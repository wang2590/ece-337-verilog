==> flow/design.v <==
module controller
(
	input wire clk,
	input wire n_reset,
	input wire dr,
	input wire lc,
	input wire overflow,
	output reg cnt_up,
	output reg clear,
	output wire modwait,
	output reg [2:0] op,
	output reg [3:0] src1,
	output reg [3:0] src2,
	output reg [3:0] dest,
	output reg err
);
reg curr_modwait, next_modwait;
assign modwait = curr_modwait;
typedef enum bit [4:0] {
	IDLE,STORE,ZERO,
	SORT1,SORT2,SORT3,SORT4,
	MUL1,SUB1,MUL2,ADD1,MUL3,SUB2,MUL4,ADD2,
	LOAD1,LOAD2,LOAD3,LOAD4,MODWAIT1,MODWAIT2,MODWAIT3,
	EIDLE
} stateType;
stateType state, next_state;
always_ff @ (posedge clk, negedge n_reset)
begin
	if(n_reset == 0) 
	begin
		state <= IDLE;
		curr_modwait <= 0;
	end
	else
	begin
		state <= next_state;
		curr_modwait <= next_modwait;
	end
end
always_comb
begin
	next_state = state;
	case(state)
		IDLE:
		begin
			if(lc == 1'b1)
				next_state = LOAD1;
			else if(dr == 1'b1)
				next_state = STORE;
			else
				next_state = IDLE;
		end
		LOAD1:
		begin
			next_state = MODWAIT1;
		end
		MODWAIT1:
		begin
			if(lc == 1) 
				next_state = LOAD2;
			else
				next_state = MODWAIT1;
		end
		LOAD2:
		begin
			next_state = MODWAIT2;
		end
		MODWAIT2:
		begin
			if(lc == 1)
				next_state = LOAD3;
			else
				next_state = MODWAIT2;
		end
		LOAD3:
		begin
			next_state = MODWAIT3;
		end
		MODWAIT3:
		begin
			if (lc == 1)
				next_state = LOAD4;
			else
				next_state = MODWAIT3;
		end
		LOAD4:
		begin
			next_state = IDLE;
		end
		STORE:
		begin
			if(dr == 1)
				next_state = ZERO;
			else
				next_state = EIDLE;
		end
		ZERO: next_state = SORT1;
		SORT1: next_state = SORT2;
		SORT2: next_state = SORT3;
		SORT3: next_state = SORT4;
		SORT4: next_state = MUL1;
		MUL1: next_state = SUB1;
		SUB1:
		begin
			if(overflow == 1)
				next_state = EIDLE;
			else
				next_state = MUL2;
		end
	        MUL2: next_state = ADD1;
		ADD1:
		begin
			if(overflow == 1)
				next_state = EIDLE;
			else
				next_state = MUL3;
		end
		MUL3: next_state = SUB2;
		SUB2:
		begin
			if(overflow == 1)
				next_state = EIDLE;
			else
				next_state = MUL4;
		end
		MUL4: next_state = ADD2;
		ADD2:
		begin
			if(overflow == 1)
				next_state = EIDLE;
			else
				next_state = IDLE;
		end
		EIDLE:
		begin
			if(dr == 1)
				next_state = STORE;
			else if(lc == 1)
				next_state = LOAD1;
			else
				next_state = EIDLE;
		end
	endcase
end
always_comb
begin
	cnt_up = 0;
	err    = 0;
	clear  = 0;
	dest   = 0;
	src1   = 0;
	src2   = 0;
	op     = 0;
	next_modwait = 1;
	case(state)
		IDLE:
		begin
			next_modwait = 0;
		end
		LOAD1:
		begin
			dest  = 6;
			clear = 1;
			op    = 3'b011;
		end
		LOAD2:
		begin
			dest  = 7;
			clear = 1;
			op    = 3'b011;
		end
		LOAD3:
		begin
			dest  = 8;
			clear = 1;
			op    = 3'b011;
		end
		LOAD4:
		begin
			dest  = 9;
			clear = 1;
			op    = 3'b011;
		end
		MODWAIT1:
		begin
			next_modwait = 0;
		end
		MODWAIT2:
		begin
			next_modwait = 0;
		end
		MODWAIT3:
		begin
			next_modwait = 0;
		end
		STORE:
		begin
			dest = 5;
			op = 3'b010;
		end
		ZERO:
		begin
			cnt_up = 1;
			op = 3'b101;
			src1 = 0;
			src2 = 0;
			dest = 0;
		end
		SORT1:
		begin
			op = 3'b001;
			src1 = 2;
			dest = 1;
		end
		SORT2:
		begin
			op = 3'b001;
			src1 = 3;
			dest = 2;
		end
		SORT3:
		begin
			op = 3'b001;
			src1 = 4;
			dest = 3;
		end
		SORT4:
		begin
			op = 3'b001;
			src1 = 5;
			dest = 4;
		end
		MUL1:
		begin
			op = 3'b110;
			src1 = 1;
			src2 = 9;
			dest = 10;
		end
		SUB1:
		begin
			op = 3'b101;
			src1 = 0;
			src2 = 10;
			dest = 0;
		end
		MUL2:
		begin
		        op = 3'b110;
			src1 = 2;
			src2 = 8;
			dest = 10;
		end
		ADD1:
		begin
			op = 3'b100;
			src1 = 0;
			src2 = 10;
			dest = 0;
		end
		MUL3:
		begin
			op = 3'b110;
			src1 = 3;
			src2 = 7;
			dest = 10;
		end
		SUB2:
		begin
			op = 3'b101;
			src1 = 0;
			src2 = 10;
			dest = 0;
		end
		MUL4:
		begin
			op = 3'b110;
			src1 = 4;
			src2 = 6;
			dest = 10;
		end
		ADD2:
		begin
			op = 3'b100;
			src1 = 0;
			src2 = 10;
			dest = 0;
		end
		EIDLE:
		begin
			err  = 1;
			next_modwait = 0;
		end
	endcase
end
endmodule
From RTL to reports: controller
What the tools print for controller, step after step.
Lines are those of the file above, counted from 1.
Operators: Yosys type, input widths -> output width; for muxes data width and select width s.
Cell names lack the library's common part.
{"block": "design", "design": "controller", "clock_port": "clk", "cell_library": "sky130hd", "pvt_corner": "tt_025C_1v80"}

After elaboration
Source: Yosys, flattened and elaborated, memories not mapped. Widths are those after wreduce. Registers that Yosys merges into a memory's read port (data or address) are not register bits. Print and check cells do not count. Equal cells are merged and count once.
Memory sizes are those after Yosys's memory passes, which may raise the word count (mostly to a power of two), join words into wider ones and drop unused or constant bits.
{"block": "word_totals", "input_bits": 5, "rom_bits": 576, "elab_cells": 40, "out_inout_bits": 19, "regBits": 6, "n_memories": 1}
{"block": "classes", "n_eq": 22, "reduce_logical": 2, "muxes": 13}
{"block": "mem_list", "memory": "(no name shown)", "words": 32, "width": 18, "read_ports": 1, "wr": 0, "line": 155, "text": "case(state)"}
{"block": "ops", "cell": "$pmux 5 s23", "count": 1}
{"block": "ops", "cell": "$eq 5x4->1 const B", "count": 8}
{"block": "ops", "cell": "$eq 5x5->1 const B", "count": 7}
{"block": "ops", "cell": "$mux 5", "count": 7}
{"block": "ops", "cell": "$reduce_bool 23->1", "count": 1}
{"block": "ops", "cell": "$eq 5x3->1 const B", "count": 4}
{"block": "ops", "cell": "$eq 5x2->1 const B", "count": 2}
{"block": "ops", "cell": "$mux 3", "count": 2}
{"block": "ops", "cell": "$eq 5x1->1 const B", "count": 1}
{"block": "ops", "cell": "$logic_not 5->1", "count": 1}
{"block": "ops", "cell": "$mux 4", "count": 1}
{"block": "ops", "cell": "$mux 2", "count": 1}
{"block": "ops", "cell": "$mux 1", "count": 1}

Depth
Depth = most cells in a row (Yosys ltp): at word level without a register or memory, in the mapped netlist without a sequential cell, where the memories' decode and read muxes count.
{"block": "logic_depth", "word_depth": 3, "ABC_AREA": 1, "depth_mapped": 13, "ltp_nobuf": 12}

Mapped cells and area
Yosys stat after the flow's synthesis: flattened, memories mapped to cells. It holds for the ABC_AREA given above (unset counts as 0); a run with the other value may have another netlist.
{"block": "synth_totals", "sequential_area_mm2": 0.0001501, "ffs": 6, "yosys_area_mm2": 0.0011611, "cells": 212, "buf_cells": 7}
{"block": "types", "type": "nand2_1", "count": 63, "area_total_um2": 236.477}
{"block": "types", "type": "dfrtp_1", "count": 6, "area_total_um2": 150.144}
{"block": "types", "type": "nor2_1", "count": 32, "area_total_um2": 120.115}
{"block": "types", "type": "ha_1", "count": 7, "area_total_um2": 87.584}
{"block": "types", "type": "nand3_1", "count": 17, "area_total_um2": 85.082}
{"block": "types", "type": "inv_1", "count": 22, "area_total_um2": 82.579}
{"block": "types", "type": "nand4_1", "count": 9, "area_total_um2": 56.304}
{"block": "types", "type": "o21ai_0", "count": 9, "area_total_um2": 45.043}
{"block": "types", "type": "a21oi_1", "count": 8, "area_total_um2": 40.038}
{"block": "types", "type": "nor2_2", "count": 4, "area_total_um2": 25.024}
{"block": "types", "type": "buf_4", "count": 3, "area_total_um2": 22.522}
{"block": "types", "type": "nor3_1", "count": 4, "area_total_um2": 20.019}
{"block": "types", "type": "inv_2", "count": 5, "area_total_um2": 18.768}
{"block": "types", "type": "o32ai_1", "count": 2, "area_total_um2": 17.517}
{"block": "types", "type": "a211oi_1", "count": 2, "area_total_um2": 15.014}
{"block": "types", "type": "o21ai_1", "count": 3, "area_total_um2": 15.014}
{"block": "types", "type": "nand2_2", "count": 2, "area_total_um2": 12.512}
{"block": "types", "type": "nand4_2", "count": 1, "area_total_um2": 12.512}
Not listed: further types 12, cells in them 13.

Timing after synthesis
OpenSTA on the mapped netlist: ideal clock, no wires. The path of least setup slack (recovery checks aside). Input and output delay are each 20% of the period. Register names are those of the netlist, which keeps one name where synthesis merged equal registers.
{"block": "synth_timing", "path_kind": "register to output", "from": "register state[0]", "to": "output dest[2]", "t_first_pin_ps": 0, "delay_ps": 1450, "stages": 8, "t_required_ps": 1672, "output_delay_ps": 418, "period_ps": 2090, "setup_slack_ps": 222, "path_buffers": 1, "arrival_time_ps": 1450, "period_less_setup_slack_ps": 1868}
"delay_ps" is the arrival time less input delay plus setup time.
At an output port there is no setup time.
"stages" counts driving pins, that of a launching flip-flop among them; a cell with two outputs on the path counts twice.
"period_less_setup_slack_ps" = period - worst setup slack (recovery checks aside). The figure is calculated, with input and output delays left at 20% of the set period.
The rows between start and end are the longest chain of elaborated cells between them; the timing report does not say that the signal goes this way. Where chains are equally long, one stands for them.
A line is the first line of the expression or statement that the cell stems from. Yosys adds cells for indexed reads and writes and turns some case tables into memories.
The chain passes a memory read, where the word-level depth is cut; so it can be longer than that depth.
{"block": "synth_between", "path_cell_list": "dfrtp_1 > inv_1 > ha_1 > clkbuf_1 > nand2_1 > nor3_1 > inv_1 > nand4_1", "elab_chain_len": 1, "cells_between": 1, "lines_between": 1, "classes_between": "memory (1)"}
{"block": "synth_rtl", "element": "start: declaration", "line": 26, "text": "stateType state, next_state;"}
{"block": "synth_rtl", "element": "start: assignment", "line": 31, "text": "state <= IDLE;"}
{"block": "synth_rtl", "element": "start: assignment", "line": 36, "text": "state <= next_state;"}
{"block": "synth_rtl", "element": "$mem_v2 32x18", "line": 155, "text": "case(state)"}
{"block": "synth_rtl", "element": "end: declaration", "line": 14, "text": "output reg [3:0] dest,"}

Path in the finished layout
From the final timing report of run A: the path of least setup slack in the routed layout; clock arrival at registers is part of the times.
The report prints the path's times to 10 ps; the period is as set.
{"block": "layout_timing", "path_kind": "register to output", "from": "register state[0]", "to": "output src1[1]", "period_ps": 4500, "arrival_time_ps": 2360, "output_delay_ps": 900, "stages": 8, "t_required_ps": 3600, "path_buffers": 1, "setup_slack_ps": 1240, "t_first_pin_ps": 220}
The rows between start and end are the longest chain of elaborated cells between them; the timing report does not say that the signal goes this way. Where chains are equally long, one stands for them.
The chain passes a memory read, where the word-level depth is cut; so it can be longer than that depth.
{"block": "layout_between", "path_cell_list": "dfrtp_1 > inv_1 > ha_1 > nand2_1 > inv_1 > o21ai_0 > o21ai_0 > clkdlybuf4s50_1", "elab_chain_len": 1, "cells_between": 1, "lines_between": 1, "classes_between": "memory (1)"}
{"block": "layout_rtl", "element": "start: declaration", "line": 26, "text": "stateType state, next_state;"}
{"block": "layout_rtl", "element": "start: assignment", "line": 31, "text": "state <= IDLE;"}
{"block": "layout_rtl", "element": "start: assignment", "line": 36, "text": "state <= next_state;"}
{"block": "layout_rtl", "element": "$mem_v2 32x18", "line": 155, "text": "case(state)"}
{"block": "layout_rtl", "element": "end: declaration", "line": 12, "text": "output reg [3:0] src1,"}

Subject: flow runs of controller

Hi,

Measured results for controller: 2 stored runs of the Yosys and OpenROAD flow on sky130hd. The settings differ; the order carries no meaning. The constraints put input and output delay at 20% of the set period each and load the outputs with 0.01 pF.
"achieved_clock_period_ps" = clock period - worst setup slack. The figure is calculated, with input and output delays left at 20% of the set period.
"critical_path_time_ps": the worst setup path's part of the clock period (all of it between registers, 20% less for each end at a port) less its slack. A launch clock that arrives late makes it longer, a capture clock that arrives late makes it shorter.
"critical_path_time_ps" is given in steps of 10 ps.

{"run": "run A", "settings": { "period_ns": 4.5, "CORE_UTILIZATION": 28, "SETUP_SLACK_MARGIN": 0.36, "PLACE_DENSITY": 0.87, "HOLD_SLACK_MARGIN": 0.09, "CORE_ASPECT_RATIO": 1.58, "CORE_MARGIN": 7, "ABC_AREA": 1, "CTS_CLUSTER_SIZE": 59, "MIN_ROUTING_LAYER": "met1", "MAX_ROUTING_LAYER": "met5", "CAP_MARGIN": 20, "SLEW_MARGIN": 20 }, "results": { "yosys_chip_area_mm2": 0.0011611, "design_die_area_mm2": 0.0061933, "finish.stdcell_area_mm2": 0.0014326, "final_util_frac": 0.359, "setup_worst_slack_ps": 1236, "total_negative_slack_ps": 0, "achieved_clock_period_ps": 3264, "critical_path_time_ps": 2360, "worst_path_kind": "register to output" }}
{"run": "run B", "settings": { "period_ns": 3.12, "CORE_UTILIZATION": 31, "SETUP_SLACK_MARGIN": -0.0, "PLACE_DENSITY_LB_ADDON": 0.11, "CORE_ASPECT_RATIO": 0.6, "CELL_PAD_IN_SITES_DETAIL_PLACEMENT": 1, "ABC_AREA": 0, "SLEW_MARGIN": 35, "CAP_MARGIN": 20, "CORE_MARGIN": 2 }, "results": { "yosys_chip_area_mm2": 0.0010923, "design_die_area_mm2": 0.0040299, "finish.stdcell_area_mm2": 0.0014264, "final_util_frac": 0.432, "setup_worst_slack_ps": 144, "total_negative_slack_ps": 0, "achieved_clock_period_ps": 2976, "critical_path_time_ps": 2350, "worst_path_kind": "register to output" }}

Regards
